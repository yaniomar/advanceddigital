==> flow/design.v <==
module bcd_cla_adder(a, b, cin, s, carry);
    input [3:0] a, b;
    input cin;
    output [3:0] s;
    output carry;
    wire [3:0] Q;
    wire cout, ignoredCout;
    cla_adder cla1(a, b, cin, Q, cout);
    wire condition1, condition2;
    and #11 a1(condition1, Q[3], Q[2]);
    and #11 a2(condition2, Q[3], Q[1]);
    or  #11 over9(Q_gt_9, condition1, condition2);
    or  #11 c_out(carry, cout, Q_gt_9);
    wire [3:0] correction = carry ? 4'b0110 : 4'b0000;
    cla_adder cla2(Q, correction, 1'b0, s, ignoredCout);
endmodule
module cla_adder(A, B, Cin, Sum, Cout);
    input [3:0] A, B;
    input Cin;
    output [3:0] Sum;
    output Cout;
    wire [3:0] G, P, C;
    and #11 g0(G[0], A[0], B[0]);
    and #11 g1(G[1], A[1], B[1]);
    and #11 g2(G[2], A[2], B[2]);
    and #11 g3(G[3], A[3], B[3]);
    xor #15 p0(P[0], A[0], B[0]);
    xor #15 p1(P[1], A[1], B[1]);
    xor #15 p2(P[2], A[2], B[2]);
    xor #15 p3(P[3], A[3], B[3]);
    assign C[0] = Cin;
    wire c1_part;
    and #11 a1(c1_part, P[0], Cin);
    or  #11 o1(C[1], G[0], c1_part);
    wire c2_p1, c2_p2;
    and #11 a2_1(c2_p1, P[1], G[0]);
    and #11 a2_2(c2_p2, P[1], P[0], Cin);
    or  #11 o2(C[2], G[1], c2_p1, c2_p2);
    wire c3_p1, c3_p2, c3_p3;
    and #11 a3_1(c3_p1, P[2], G[1]);
    and #11 a3_2(c3_p2, P[2], P[1], G[0]);
    and #11 a3_3(c3_p3, P[2], P[1], P[0], Cin);
    or  #11 o3(C[3], G[2], c3_p1, c3_p2, c3_p3);
    wire co1, co2, co3, co4;
    and #11 a4_1(co1, P[3], G[2]);
    and #11 a4_2(co2, P[3], P[2], G[1]);
    and #11 a4_3(co3, P[3], P[2], P[1], G[0]);
    and #11 a4_4(co4, P[3], P[2], P[1], P[0], Cin);
    or  #11 o4(Cout, G[3], co1, co2, co3, co4);
    xor #15 s0(Sum[0], P[0], C[0]);
    xor #15 s1(Sum[1], P[1], C[1]);
    xor #15 s2(Sum[2], P[2], C[2]);
    xor #15 s3(Sum[3], P[3], C[3]);
endmodule
module n_digit_bcd_adder(clk, rst, A_in, B_in, Cin_in, Sum_out, Cout_out);
    parameter N = 2;
    input [4*N-1:0] A_in, B_in;
    input Cin_in, clk, rst;
    output reg [4*N-1:0] Sum_out;
    output reg Cout_out;
    reg [4*N-1:0] A_reg, B_reg;
    reg Cin_reg;
    wire [4*N-1:0] Sum_wire;
    wire Cout_wire;
    wire [N:0] carry;
    assign carry[0] = Cin_reg;
    always @(posedge clk or posedge rst) begin
        if (rst) begin
            A_reg <= 0;
            B_reg <= 0;
            Cin_reg <= 0;
        end else begin
            A_reg <= A_in;
            B_reg <= B_in;
            Cin_reg <= Cin_in;
        end
    end
    always @(posedge clk or posedge rst) begin
        if (rst) begin
            Sum_out <= 0;
            Cout_out <= 0;
        end else begin
            Sum_out <= Sum_wire;
            Cout_out <= Cout_wire;
        end
    end
    wire [4*N-1:0] s_wires;
    assign Sum_wire = s_wires;
    assign Cout_wire = carry[N];
    genvar j;
    generate
        for (j = 0; j < N; j = j + 1) begin : bcd_digit_adders
            wire [3:0] a_bits = A_reg[4*j+3 : 4*j];
            wire [3:0] b_bits = B_reg[4*j+3 : 4*j];
            wire [3:0] s_bits;
            wire c_in = carry[j];
            wire c_out;
            bcd_cla_adder bcd_adder(a_bits, b_bits, c_in, s_bits, c_out);
            assign s_wires[4*j+3 : 4*j] = s_bits;
            assign carry[j+1] = c_out;
        end
    endgenerate
endmodule
Tool chain data of n_digit_bcd_adder --
Tool output for the design above, in the order of the flow. Line numbers count from 1 in the design file above. Operators carry their Yosys type and port widths (W data, S select, Z words). Library cell names are shortened. The mark -- stands for no value.
Inputs: design top n_digit_bcd_adder, clock clk, cell library sky130hd, timing corner tt_025C_1v80

Elaborated design --
Counts by Yosys on the flattened word-level netlist (proc, flatten, opt, wreduce; memories kept). Register bits leave out memories and registers merged into their read ports (data or address); mux counts leave out enables and synchronous resets folded into registers. Print and check cells are left out. Cells with the same type and inputs are merged into one.
Storage and ports: bits in registers 26, input port bits 19, output and inout bits 9, elaborated cells 125
Operators by class: muxes and demuxes 2, bitwise logic cells 118
Operators with widths (number):
- $and A1 B1 Y1 | 58
- $or A1 B1 Y1 | 30
- $xor A1 B1 Y1 | 28
- $mux W3 | 2
- $xor A1 B1 Y1 const B | 2

Longest topological paths --
Depth = most cells in a row (Yosys ltp): at word level without a register or memory, in the mapped netlist without a sequential cell, where the memories' decode and read muxes count.
Depth: depth after elaboration 21, ABC_AREA 0, gate-level depth with buffers 18

Mapped cells and area --
The flow's flattened synthesis, as Yosys stat reports it; memories are mapped. The netlist is that of the ABC_AREA named above (0 if unset); the other value can give another one.
Synthesis totals: buffers 1, flip-flop cells 26, mapped area 1246.2 µm², cell count 101, sequential area 650.6 µm²
Cells by type (number):
- dfrtp_1 | 26
- ha_1 | 10
- fa_1 | 4
- xnor2_1 | 5
- inv_1 | 11
- nor2_1 | 7
- xor2_1 | 3
- a21oi_1 | 4
- a311oi_2 | 1
- o21a_1 | 2
- o21bai_1 | 2
- nor2b_4 | 1
- or2_2 | 2
- nand3b_2 | 1
- a32o_1 | 1
- mux2i_1 | 1
- nand3_1 | 2
- nand3_2 | 1
Other cell types: 15; their cells: 17. The figures by module come from a second, unflattened synthesis with its own total; it is not the netlist above.
Second synthesis, totals: cell total of the unflattened synthesis 113, area (unflattened synthesis) 1365.1 µm²
Rows give one instance, submodules left out.
Modules:
- cla_adder | seq. area 0.0 µm², cells 20, times used 4, area 170.2 µm²
- n_digit_bcd_adder | seq. area 650.6 µm², cells 27, times used 1, area 654.4 µm²
- bcd_cla_adder | seq. area 0.0 µm², cells 3, times used 2, area 15.0 µm²

Worst setup path after synthesis --
Path of least setup slack by OpenSTA after synthesis, without wires, with an ideal clock, recovery checks aside; 20% of the period is set as input and as output delay. Where synthesis merged equal registers, the netlist keeps one of their names.
Timing post-synthesis: path type reg-to-reg, start reg A_reg[1], end reg Sum_out[7], buffers on the path 0, path slack 0.143 ns, stages 17, path delay 3.707 ns, period 3.85 ns, arrival time 3.582 ns, period reached after synthesis 3.707 ns
"path delay" = arrival - input delay + setup time. "stages": output pins that drive a net of the path, with the launching flip-flop's if there is one; two outputs of one cell count as two. "period reached after synthesis" = period - worst setup slack (recovery checks aside). The figure is calculated, with input and output delays left at 20% of the set period. Between the ends stands the longest chain of elaborated cells between them, by number of cells; it is not shown to be the way that was timed. Of several equally long chains one is given. A line is the first line of the expression or statement that the cell stems from. Yosys adds cells for indexed reads and writes and turns some case tables into memories.
Between the ends, post-synthesis: cells stage by stage dfrtp_1 -> ha_1 -> nand3b_2 -> and3_1 -> o21a_1 -> or2_2 -> fa_1 -> xor2_1 -> nor3_1 -> a32o_1 -> nor2_1 -> o211a_1 -> ha_1 -> inv_1 -> fa_1 -> xnor2_1 -> xnor2_1, cells in the longest elaborated chain 21, elaborated cells on any way between the ends 59, those cells by class 1 x mux; 58 x logic
Ends and longest elaborated chain, post-synthesis:
- start: declaration | line 61 | reg [4*N-1:0] A_reg, B_reg;
- start: assignment | line 69 | A_reg <= 0;
- start: assignment | line 73 | A_reg <= A_in;
- $and A1 B1 Y1 | line 24 | and #11 g1(G[1], A[1], B[1]);
- $and A1 B1 Y1 | line 40 | and #11 a3_1(c3_p1, P[2], G[1]);
- $or A1 B1 Y1 (3 in a row) | line 43 | or  #11 o3(C[3], G[2], c3_p1, c3_p2, c3_p3);
- $xor A1 B1 Y1 | line 53 | xor #15 s3(Sum[3], P[3], C[3]);
- $and A1 B1 Y1 | line 10 | and #11 a1(condition1, Q[3], Q[2]);
- $or A1 B1 Y1 | line 12 | or  #11 over9(Q_gt_9, condition1, condition2);
- $or A1 B1 Y1 | line 13 | or  #11 c_out(carry, cout, Q_gt_9);
- [4 not listed]
- $or A1 B1 Y1 | line 12
- $or A1 B1 Y1 | line 13
- $mux W3 | line 14 | wire [3:0] correction = carry ? 4'b0110 : 4'b0000;
- $xor A1 B1 Y1 | line 29 | xor #15 p2(P[2], A[2], B[2]);
- $and A1 B1 Y1 | line 40
- $or A1 B1 Y1 (2 in a row) | line 43
- $xor A1 B1 Y1 | line 53
- end: assignment | line 80 | Sum_out <= 0;
- end: assignment | line 83 | Sum_out <= Sum_wire;
- end: declaration | line 59 | output reg [4*N-1:0] Sum_out;
Nets of the timed path that keep an RTL name, with a line that drives or declares them; the list need not be complete.
Nets with RTL names, path post-synthesis (line):
- Cout_wire | 13

Worst path after layout --
Path of least setup slack in the final report of flow run 2 (OpenROAD, finished layout, wires in). Where an end is a register, its clock arrival counts in the times.
Timing after layout: path type reg-to-reg, start reg A_reg[0], end reg Sum_out[7], stages 18, arrival time 4.21 ns, buffers on the path 0, path slack 1.69 ns, period 5.66 ns
Between the ends stands the longest chain of elaborated cells between them, by number of cells; it is not shown to be the way that was timed. Of several equally long chains one is given.
Between the ends, after layout: cells stage by stage dfrtp_1 -> inv_1 -> fa_1 -> nand2_1 -> o21ai_0 -> o21a_1 -> or2_2 -> fa_1 -> xor2_1 -> nor3_1 -> a32o_1 -> nor2_1 -> o211a_1 -> ha_1 -> inv_1 -> fa_1 -> xnor2_1 -> xnor2_1, cells in the longest elaborated chain 20, elaborated cells on any way between the ends 55, those cells by class 1 x mux; 54 x logic
Ends and longest elaborated chain, after layout:
- start: declaration | line 61 | reg [4*N-1:0] A_reg, B_reg;
- start: assignment | line 69 | A_reg <= 0;
- start: assignment | line 73 | A_reg <= A_in;
- $and A1 B1 Y1 | line 23 | and #11 g0(G[0], A[0], B[0]);
- $and A1 B1 Y1 | line 41 | and #11 a3_2(c3_p2, P[2], P[1], G[0]);
- $or A1 B1 Y1 (2 in a row) | line 43 | or  #11 o3(C[3], G[2], c3_p1, c3_p2, c3_p3);
- $xor A1 B1 Y1 | line 53 | xor #15 s3(Sum[3], P[3], C[3]);
- $and A1 B1 Y1 | line 10 | and #11 a1(condition1, Q[3], Q[2]);
- $or A1 B1 Y1 | line 12 | or  #11 over9(Q_gt_9, condition1, condition2);
- $or A1 B1 Y1 | line 13 | or  #11 c_out(carry, cout, Q_gt_9);
- [4 not listed]
- $or A1 B1 Y1 | line 12
- $or A1 B1 Y1 | line 13
- $mux W3 | line 14 | wire [3:0] correction = carry ? 4'b0110 : 4'b0000;
- $xor A1 B1 Y1 | line 29 | xor #15 p2(P[2], A[2], B[2]);
- $and A1 B1 Y1 | line 40 | and #11 a3_1(c3_p1, P[2], G[1]);
- $or A1 B1 Y1 (2 in a row) | line 43
- $xor A1 B1 Y1 | line 53
- end: assignment | line 80 | Sum_out <= 0;
- end: assignment | line 83 | Sum_out <= Sum_wire;
- end: declaration | line 59 | output reg [4*N-1:0] Sum_out;
Nets of the timed path that keep an RTL name, with a line that drives or declares them; the list need not be complete.
Nets with RTL names, path after layout (line):
- Cout_wire | 13

==> results <==
Measured data: module n_digit_bcd_adder, platform sky130hd, 2 stored runs of the flow under differing settings, order arbitrary. Input and output delays are each 20% of the period that was set; the output load is 0.01 pF.
"achieved clock period" = clock period - worst setup slack. The figure is calculated, with input and output delays left at 20% of the set period.
"worst setup path time" = time allowed to the worst setup path (clock period - input delay - output delay, where it has them) - its slack; a late launch clock adds to it, a late capture clock takes from it.
"power" rests on the timing tool's default activity at the inputs, not on a simulated workload.
[flow run 1] settings: period_ns=5.86, CORE_UTILIZATION=65, PLACE_DENSITY_LB_ADDON=0.15, HOLD_SLACK_MARGIN=0.03, CELL_PAD_IN_SITES_DETAIL_PLACEMENT=1, TNS_END_PERCENT=85, CTS_CLUSTER_SIZE=75, SLEW_MARGIN=10, MIN_ROUTING_LAYER=met1, CAP_MARGIN=20, CORE_MARGIN=2
[flow run 1] result: did not finish, placement stopped with DPL-0033
[flow run 2] settings: period_ns=5.66, CORE_UTILIZATION=41, SETUP_SLACK_MARGIN=0.31, PLACE_DENSITY_LB_ADDON=0.06, CORE_ASPECT_RATIO=0.88, ABC_AREA=0, CTS_CLUSTER_SIZE=44, CAP_MARGIN=25, MAX_ROUTING_LAYER=met4, CORE_MARGIN=2, SLEW_MARGIN=20
[flow run 2] result: chip area after synthesis (Yosys) 1246.2 µm², die area 3497.5 µm², standard-cell area of the final layout 1600.3 µm², utilization 55.9 %, worst setup slack after layout 1.685 ns, total negative slack 0.000 ns, worst hold slack 0.612 ns, power 0.4721 mW, achieved clock period 3.975 ns, worst setup path time 3.97 ns, worst setup path kind reg-to-reg
