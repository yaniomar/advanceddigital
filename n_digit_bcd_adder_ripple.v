==> flow/design.v <==
module bcd_ripple_adder(a, b, cin, s, carry);
    input [3:0] a, b;
    input cin;
    output [3:0] s;
    output carry;
    wire [3:0] Q;
    wire cout, ignoredCout;
    wire [3:0] correction = 4'b0110;
    ripple_adder ra1(a, b, cin, Q, cout);
    assign carry = cout | (Q[3] & (Q[2] | Q[1]));   
    wire [3:0] over9handle = carry ? correction : 4'b0000;
    ripple_adder ra2(Q, over9handle, 1'b0, s, ignoredCout);
endmodule
module full_adder(a, b, cin, sum, cout);
    input a, b, cin;
    output sum, cout;
    wire xor1_out, and1_out, and2_out;
    xor #15 xor1(xor1_out, a, b);
    xor #15 xor2(sum, xor1_out, cin);
    and #11 and1(and1_out, a, b);
    and #11 and2(and2_out, xor1_out, cin);
    or  #11 or1(cout, and1_out, and2_out);
endmodule
module n_digit_bcd_adder_ripple(clk, rst, A_in, B_in, Cin_in, Sum_out, Cout_out);
    parameter N = 2;
    input [4*N-1:0] A_in, B_in;
    input Cin_in, clk, rst;
    output reg [4*N-1:0] Sum_out;
    output reg Cout_out;
    reg [4*N-1:0] A_reg, B_reg;
    reg Cin_reg;
    wire [4*N-1:0] Sum_wire;
    wire Cout_wire;
    wire [N:0] carry;
    assign carry[0] = Cin_reg;
    always @(posedge clk or posedge rst) begin
        if (rst) begin
            A_reg <= 0;
            B_reg <= 0;
            Cin_reg <= 0;
        end else begin
            A_reg <= A_in;
            B_reg <= B_in;
            Cin_reg <= Cin_in;
        end
    end
    always @(posedge clk or posedge rst) begin
        if (rst) begin
            Sum_out <= 0;
            Cout_out <= 0;
        end else begin
            Sum_out <= Sum_wire;
            Cout_out <= Cout_wire;
        end
    end
    wire [4*N-1:0] s_wires;
    assign Sum_wire = s_wires;
    assign Cout_wire = carry[N];
    genvar j;
    generate
        for (j = 0; j < N; j = j + 1) begin : bcd_digit_adders
            wire [3:0] a_bits = A_reg[4*j+3 : 4*j];
            wire [3:0] b_bits = B_reg[4*j+3 : 4*j];
            wire [3:0] s_bits;
            wire c_in = carry[j];
            wire c_out;
            bcd_ripple_adder bcd_adder(a_bits, b_bits, c_in, s_bits, c_out);
            assign s_wires[4*j+3 : 4*j] = s_bits;
            assign carry[j+1] = c_out;
        end
    endgenerate
endmodule
module ripple_adder(a, b, cin, sum, cout);
    input [3:0] a, b;
    input cin;
    output [3:0] sum;
    output cout;
    wire c1, c2, c3;
    full_adder fa0(a[0], b[0], cin,  sum[0], c1);
    full_adder fa1(a[1], b[1], c1,   sum[1], c2);
    full_adder fa2(a[2], b[2], c2,   sum[2], c3);
    full_adder fa3(a[3], b[3], c3,   sum[3], cout);
endmodule
* From RTL to reports: n_digit_bcd_adder_ripple
What the tools print for n_digit_bcd_adder_ripple, step after step.
Line numbers count from 1 in the design file above.
Operators: Yosys type, input widths -> output width; for muxes data width and select width s.
Library cell names are shortened.
Not given: n/a
- Top :: n_digit_bcd_adder_ripple
- Clock port :: clk
- Library :: sky130hd
- Corner :: tt_025C_1v80

* Elaborated design
Counts by Yosys on the flattened word-level netlist (proc, flatten, opt, wreduce; memories kept). Register bits leave out memories and registers merged into their read ports (data or address); mux counts leave out enables and synchronous resets folded into registers. Print and check cells are left out. Cells with the same type and inputs are merged into one.
- Elaborated cells :: 81
- Flip-flop bits (word level) :: 26
- Bitwise logic cells :: 74
- Mux-type cells :: 2
** Operator list (number)
- $and 1x1->1 :: 28
- $xor 1x1->1 :: 28
- $or 1x1->1 :: 16
- $mux 3 :: 2
- $xor 1x1->1 const B :: 2

* Depth
Longest topological path by Yosys (ltp), each cell counted once; first at word level (registers and memories cut), then after technology mapping (sequential cells cut; the memories' decode and read muxes count).
- Word-level depth :: 26
- ABC_AREA :: 1
- Mapped depth :: 21
- Depth with buffers taken out :: 21

* After synthesis
Yosys stat after the flow's synthesis: flattened, memories mapped to cells. It holds for the ABC_AREA given above (unset counts as 0); a run with the other value may have another netlist.
** Cell types
- dfrtp_1 :: number 26, total area 650.624 um^2
- fa_1 :: number 10, total area 200.192 um^2
- inv_1 :: number 20, total area 75.072 um^2
- ha_1 :: number 2, total area 25.024 um^2
- nand2_1 :: number 5, total area 18.768 um^2
- xnor2_1 :: number 2, total area 17.517 um^2
- a21oi_1 :: number 2, total area 10.01 um^2
- nand2_2 :: number 1, total area 6.256 um^2
- inv_2 :: number 1, total area 3.754 um^2
- Mapped area :: 0.0010072 mm^2
- Cell count :: 69
- Area of sequential cells :: 0.0006506 mm^2
- Flip-flop cells :: 26
- Buffers :: 0

* Worst setup path after synthesis
OpenSTA on the mapped netlist: ideal clock, no wires. The path of least setup slack (recovery checks aside). Input and output delay are each 20% of the period. Register names are those of the netlist, which keeps one name where synthesis merged equal registers.
- Path kind :: flip-flop to flip-flop
- Start :: register Cin_reg
- End :: register Sum_out[7]
- Clock period :: 5.59 ns
- Path slack :: 0.883 ns
- Path delay :: 4.707 ns
- Data arrival time :: 4.584 ns
- Launch time at the first pin :: 0.000 ns
- Driving pins on the path :: 21
- Synthesis period reached :: 4.707 ns
"path delay" = arrival - input delay + setup time.
"driving pins on the path" counts driving pins, that of a launching flip-flop among them; a cell with two outputs on the path counts twice.
"synthesis period reached" is the clock period less the worst setup slack; recovery checks do not enter. This is arithmetic on one report: input and output delays are still those of the set period (20% each).
The rows between start and end are the longest chain of elaborated cells between them; the timing report does not say that the signal goes this way. Where chains are equally long, one stands for them.
Each line given opens the expression or statement behind the cell; cells for indexed reads and writes are added by Yosys, which also makes memories of some case tables.
- Cells stage by stage :: dfrtp_1 -> inv_1 -> fa_1 -> fa_1 -> inv_1 -> fa_1 -> fa_1 -> nand2_1 -> nand2_1 -> fa_1 -> fa_1 -> inv_1 -> fa_1 -> inv_1 -> fa_1 -> nand2_1 -> nand2_1 -> ha_1 -> inv_1 -> fa_1 -> xnor2_1
- Length of the longest elaborated chain :: 25
- Elaborated cells between the ends (all ways) :: 41
** Ends and longest elaborated chain, after synthesis
- start: declaration :: RTL line 31 : reg Cin_reg;
- start: assignment :: RTL line 40 : Cin_reg <= 0;
- start: assignment :: RTL line 44 : Cin_reg <= Cin_in;
- $and 1x1->1 :: RTL line 21 : and #11 and2(and2_out, xor1_out, cin);
- $or 1x1->1 :: RTL line 22 : or  #11 or1(cout, and1_out, and2_out);
- $and 1x1->1 :: RTL line 21
- $or 1x1->1 :: RTL line 22
- $and 1x1->1 :: RTL line 21
- $or 1x1->1 :: RTL line 22
- $and 1x1->1 :: RTL line 21
- (+11 left out)
- $mux 3 :: RTL line 11 : wire [3:0] over9handle = carry ? correction : 4'b0000;
- $xor 1x1->1 :: RTL line 18 : xor #15 xor1(xor1_out, a, b);
- $and 1x1->1 :: RTL line 21
- $or 1x1->1 :: RTL line 22
- $and 1x1->1 :: RTL line 21
- $or 1x1->1 :: RTL line 22
- $xor 1x1->1 :: RTL line 19 : xor #15 xor2(sum, xor1_out, cin);
- end: assignment :: RTL line 49 : Sum_out <= 0;
- end: assignment :: RTL line 52 : Sum_out <= Sum_wire;
- end: declaration :: RTL line 28 : output reg [4*N-1:0] Sum_out;
Nets of the timed path that keep an RTL name, with a line that drives or declares them; the list need not be complete.
** Nets with RTL names, path after synthesis
- Cout_wire :: RTL line 10 : assign carry = cout | (Q[3] & (Q[2] | Q[1]));

* Path in the finished layout
Path of least setup slack in the final report of flow run B (OpenROAD, finished layout, wires in). Where an end is a register, its clock arrival counts in the times.
- Path kind :: flip-flop to flip-flop
- Start :: register Cin_reg
- End :: register Sum_out[6]
- Driving pins on the path :: 21
- Launch time at the first pin :: 0.26 ns
- Path slack :: 3.79 ns
- Data arrival time :: 5.07 ns
- Clock period :: 8.7 ns
The rows between start and end are the longest chain of elaborated cells between them; the timing report does not say that the signal goes this way. Where chains are equally long, one stands for them.
- Cells stage by stage :: dfrtp_1 -> inv_1 -> fa_1 -> fa_1 -> inv_1 -> fa_1 -> fa_1 -> nand2_1 -> nand2_1 -> fa_1 -> fa_1 -> inv_1 -> fa_1 -> inv_1 -> fa_1 -> nand2_1 -> nand2_1 -> ha_1 -> inv_1 -> fa_1 -> inv_1
- Length of the longest elaborated chain :: 23
- Elaborated cells between the ends (all ways) :: 37
** Ends and longest elaborated chain, post-layout
- start: declaration :: RTL line 31 : reg Cin_reg;
- start: assignment :: RTL line 40 : Cin_reg <= 0;
- start: assignment :: RTL line 44 : Cin_reg <= Cin_in;
- $and 1x1->1 :: RTL line 21 : and #11 and2(and2_out, xor1_out, cin);
- $or 1x1->1 :: RTL line 22 : or  #11 or1(cout, and1_out, and2_out);
- $and 1x1->1 :: RTL line 21
- $or 1x1->1 :: RTL line 22
- $and 1x1->1 :: RTL line 21
- $or 1x1->1 :: RTL line 22
- $and 1x1->1 :: RTL line 21
- (+9 left out)
- $or 1x1->1 :: RTL line 22
- $or 1x1->1 :: RTL line 10 : assign carry = cout | (Q[3] & (Q[2] | Q[1]));
- $mux 3 :: RTL line 11 : wire [3:0] over9handle = carry ? correction : 4'b0000;
- $xor 1x1->1 :: RTL line 18 : xor #15 xor1(xor1_out, a, b);
- $and 1x1->1 :: RTL line 21
- $or 1x1->1 :: RTL line 22
- $xor 1x1->1 :: RTL line 19 : xor #15 xor2(sum, xor1_out, cin);
- end: assignment :: RTL line 49 : Sum_out <= 0;
- end: assignment :: RTL line 52 : Sum_out <= Sum_wire;
- end: declaration :: RTL line 28 : output reg [4*N-1:0] Sum_out;
Nets of the timed path that keep an RTL name, with a line that drives or declares them; the list need not be complete.
** Nets with RTL names, path post-layout (RTL line)
- Cout_wire :: 10

Data sheet: physical implementation of n_digit_bcd_adder_ripple

Settings and measured results of 2 stored flow runs for module n_digit_bcd_adder_ripple (sky130hd), not sorted in any way. The constraints put input and output delay at 20% of the set period each and load the outputs with 0.01 pF.
By "period reached" is meant the clock period of the run minus its worst setup slack. This is arithmetic on one report: input and output delays are still those of the set period (20% each).
"time used up by the worst setup path" = time allowed to the worst setup path (clock period - input delay - output delay, where it has them) - its slack; a late launch clock adds to it, a late capture clock takes from it.
"total power of the final layout": no workload was simulated; the value follows from the tool's default switching activity.

* Flow run A
** Files
==> flow/run.sh <==
#!/bin/bash
# the make line also repeats the synthesis and layout settings of config.mk as NAME=value (left out here)
make -C /OpenROAD-flow-scripts/flow DESIGN_CONFIG=/design/flow/config.mk WORK_HOME=/design/flow/orfs CLKGATE_MAP_FILE= finish
==> flow/config.mk <==
export PLATFORM = sky130hd
export DESIGN_NAME = n_digit_bcd_adder_ripple
export DESIGN_NICKNAME = n_digit_bcd_adder_ripple
export VERILOG_FILES = /design/flow/design.v
export SDC_FILE = /design/flow/constraint.sdc
export NUM_CORES = 4
export LEC_CHECK = 0
export ABC_AREA = 0
export CAP_MARGIN = 20
export CELL_PAD_IN_SITES_DETAIL_PLACEMENT = 1
export CORE_ASPECT_RATIO = 0.83
export CORE_MARGIN = 2
export CORE_UTILIZATION = 63
export MAX_ROUTING_LAYER = met4
export MIN_ROUTING_LAYER = met2
export SETUP_SLACK_MARGIN = 0.46
export SLEW_MARGIN = 20
==> flow/constraint.sdc <==
create_clock -name core_clock -period 4.06 [get_ports {clk}]
set_input_delay 0.8120 -clock core_clock [delete_from_list [all_inputs] [get_ports {clk}]]
set_output_delay 0.8120 -clock core_clock [all_outputs]
set_load 0.01 [all_outputs]
** Results
Not finished: placement ended with error DPL-0033.

* Flow run B
** Files
==> flow/run.sh <==
#!/bin/bash
# the make line also repeats the synthesis and layout settings of config.mk as NAME=value (left out here)
make -C /OpenROAD-flow-scripts/flow DESIGN_CONFIG=/design/flow/config.mk WORK_HOME=/design/flow/orfs CLKGATE_MAP_FILE= finish
==> flow/config.mk <==
export PLATFORM = sky130hd
export DESIGN_NAME = n_digit_bcd_adder_ripple
export DESIGN_NICKNAME = n_digit_bcd_adder_ripple
export VERILOG_FILES = /design/flow/design.v
export SDC_FILE = /design/flow/constraint.sdc
export NUM_CORES = 4
export LEC_CHECK = 0
export ABC_AREA = 1
export CAP_MARGIN = 20
export CORE_ASPECT_RATIO = 1.33
export CORE_MARGIN = 8
export CORE_UTILIZATION = 27
export CTS_CLUSTER_DIAMETER = 198
export CTS_CLUSTER_SIZE = 70
export PLACE_DENSITY_LB_ADDON = 0.2
export SLEW_MARGIN = 40
==> flow/constraint.sdc <==
create_clock -name core_clock -period 8.7 [get_ports {clk}]
set_input_delay 1.7400 -clock core_clock [delete_from_list [all_inputs] [get_ports {clk}]]
set_output_delay 1.7400 -clock core_clock [all_outputs]
set_load 0.01 [all_outputs]
** Results
- Synthesis area :: 0.0010072 mm^2
- Die size :: 0.0059606 mm^2
- Standard-cell area after layout :: 0.0013988 mm^2
- Final utilization :: 0.392
- Smallest setup slack :: 3.793 ns
- Total negative slack on setup checks :: 0.000 ns
- Worst hold slack :: 0.536 ns
- Total power of the final layout :: 338.6 µW
- Period reached :: 4.907 ns
- Time used up by the worst setup path :: 4.91 ns
- Type of the worst setup path :: flip-flop to flip-flop
